==> flow/design.v <==
module Register(in, out, load, clk, reset);
	parameter k = 16;
	input logic [k-1:0] in;
	input logic load;
	input logic clk;
	input logic reset;
	output logic [k-1:0] out;
	always_ff @(posedge clk, negedge reset) begin
		if (reset == 1'b0) begin
			out <= 0;
		end else begin
			out <= load ? in : out;
		end
	end
endmodule
* Step by step through the tools: Register
What the tools print for Register, step after step.
Lines are those of the file above, counted from 1.
Operators carry their Yosys type and port widths (W data, S select, Z words).
Library cell names are shortened.
Not given: n/a
- Design top :: Register
- Clock :: clk
- Standard-cell library :: sky130hd
- Library corner :: tt_025C_1v80

* After elaboration
Counts by Yosys on the flattened word-level netlist (proc, flatten, opt, wreduce; memories kept). Register bits leave out memories and registers merged into their read ports (data or address); mux counts leave out enables and synchronous resets folded into registers. Print and check cells are left out. Cells with the same type and inputs are merged into one.
- Register bits :: 16
- Output and inout bits :: 16

* Longest topological paths
Longest topological path by Yosys (ltp), each cell counted once; first at word level (registers and memories cut), then after technology mapping (sequential cells cut; the memories' decode and read muxes count).
- Word-level depth :: 0
- ABC_AREA :: 0
- Depth in mapped cells :: 3
- Mapped depth without buffers :: 1

* Synthesis result
Source: synth_stat.txt of the flow (Yosys; design flattened, memories mapped). It holds for the ABC_AREA given above (unset counts as 0); a run with the other value may have another netlist.
Totals and module areas in this step are rounded.
- Mapped cells :: 34
- Synthesis area :: 649 sq um
- Mapped flip-flops :: 16
- Buffer cells :: 2
** Cells by type
- dfrtp_1 :: count 16, area in all 400.384 sq um
- mux2_4 :: count 10, area in all 150.144 sq um
- mux2_2 :: count 6, area in all 67.565 sq um
- buf_12 :: count 1, area in all 20.019 sq um
- buf_6 :: count 1, area in all 11.261 sq um

* Worst setup path after synthesis
OpenSTA on the mapped netlist: ideal clock, no wires. The path of least setup slack (recovery checks aside). Input and output delay are each 20% of the period. Register names are those of the netlist, which keeps one name where synthesis merged equal registers.
- Kind :: input to register
- Start point :: in load
- End point :: reg out[10]
- Clock period :: 1.33 ns
- Arrival time :: 0.802 ns
- Required time :: 1.205 ns
- Setup slack :: 0.402 ns
- Path delay :: 0.661 ns
- Stages :: 3
- Synthesis period reached :: 0.928 ns
"path delay" is the arrival time less input delay plus setup time.
"stages": output pins that drive a net of the path, with the launching flip-flop's if there is one; two outputs of one cell count as two.
"synthesis period reached" = period - worst setup slack (recovery checks aside). The figure is calculated, with input and output delays left at 20% of the set period.
- Cells stage by stage :: buf_6 > buf_12 > mux2_4
- Cells in the longest elaborated chain :: 0
- Elaborated cells between the ends (all ways) :: 0
- Source lines of those cells :: 0
** Ends and longest elaborated chain, post-synthesis
- start: declaration :: line 4 : input logic load;
- end: assignment :: line 10 : out <= 0;
- end: assignment :: line 12 : out <= load ? in : out;
- end: declaration :: line 7 : output logic [k-1:0] out;

* Path in the finished layout
Path of least setup slack in the final report of run A (OpenROAD, finished layout, wires in). Where an end is a register, its clock arrival counts in the times.
- Kind :: register to output
- Start point :: reg out[14]
- End point :: out out[14]
- Clock period :: 0.942 ns
- External output delay :: 0.19 ns
- Arrival time :: 0.82 ns
- Required time :: 0.75 ns
- Setup slack :: -0.06 ns
- Stages :: 2
- Cells stage by stage :: dfrtp_1 > buf_2
- Cells in the longest elaborated chain :: 0
- Elaborated cells between the ends (all ways) :: 0
- Source lines of those cells :: 0
** Ends and longest elaborated chain, post-layout
- start: declaration :: line 7 : output logic [k-1:0] out;
- start: assignment :: line 10 : out <= 0;
- start: assignment :: line 12 : out <= load ? in : out;
- end: declaration :: line 7

Settings and measured results of 2 stored flow runs for module Register (sky130hd), not sorted in any way. The constraints put input and output delay at 20% of the set period each and load the outputs with 0.01 pF.
"achieved clock period" is the run's clock period less its worst setup slack. It is reckoned from that one timing run; input and output delays stay at 20% of the period that was set.
"critical path time" = time allowed to the worst setup path (clock period - input delay - output delay, where it has them) - its slack; a late launch clock adds to it, a late capture clock takes from it.
"total power after layout" rests on the timing tool's default activity at the inputs, not on a simulated workload.
The measured numbers are rounded.

** Run A
- Settings :: period_ns=0.942; CORE_UTILIZATION=37; SETUP_SLACK_MARGIN=0.18; PLACE_DENSITY_LB_ADDON=0.04; CELL_PAD_IN_SITES_DETAIL_PLACEMENT=0; TNS_END_PERCENT=25; ABC_AREA=0; MIN_ROUTING_LAYER=met1; MAX_ROUTING_LAYER=met4; CAP_MARGIN=20; CORE_MARGIN=2; SLEW_MARGIN=20
- Chip area in the Yosys report :: 649 sq um
- Die footprint :: 2110 sq um
- Standard-cell area after routing :: 1110 sq um
- Utilization after layout :: 0.656
- Setup slack of the worst path :: -0.062 ns
- Final setup TNS :: -0.887 ns
- Total power after layout :: 1.67 mW
- Achieved clock period :: 1.004 ns
- Critical path time :: 0.82 ns
- Class of the worst setup path :: register to output

** Run B
- Settings :: period_ns=1.17; CORE_UTILIZATION=64; PLACE_DENSITY=0.39; CELL_PAD_IN_SITES_GLOBAL_PLACEMENT=3; CELL_PAD_IN_SITES_DETAIL_PLACEMENT=1; TNS_END_PERCENT=85; CTS_CLUSTER_DIAMETER=107; MAX_ROUTING_LAYER=met4; CAP_MARGIN=20; CORE_MARGIN=2; SLEW_MARGIN=20
- Outcome :: did not finish, placement stopped with GPL-0301
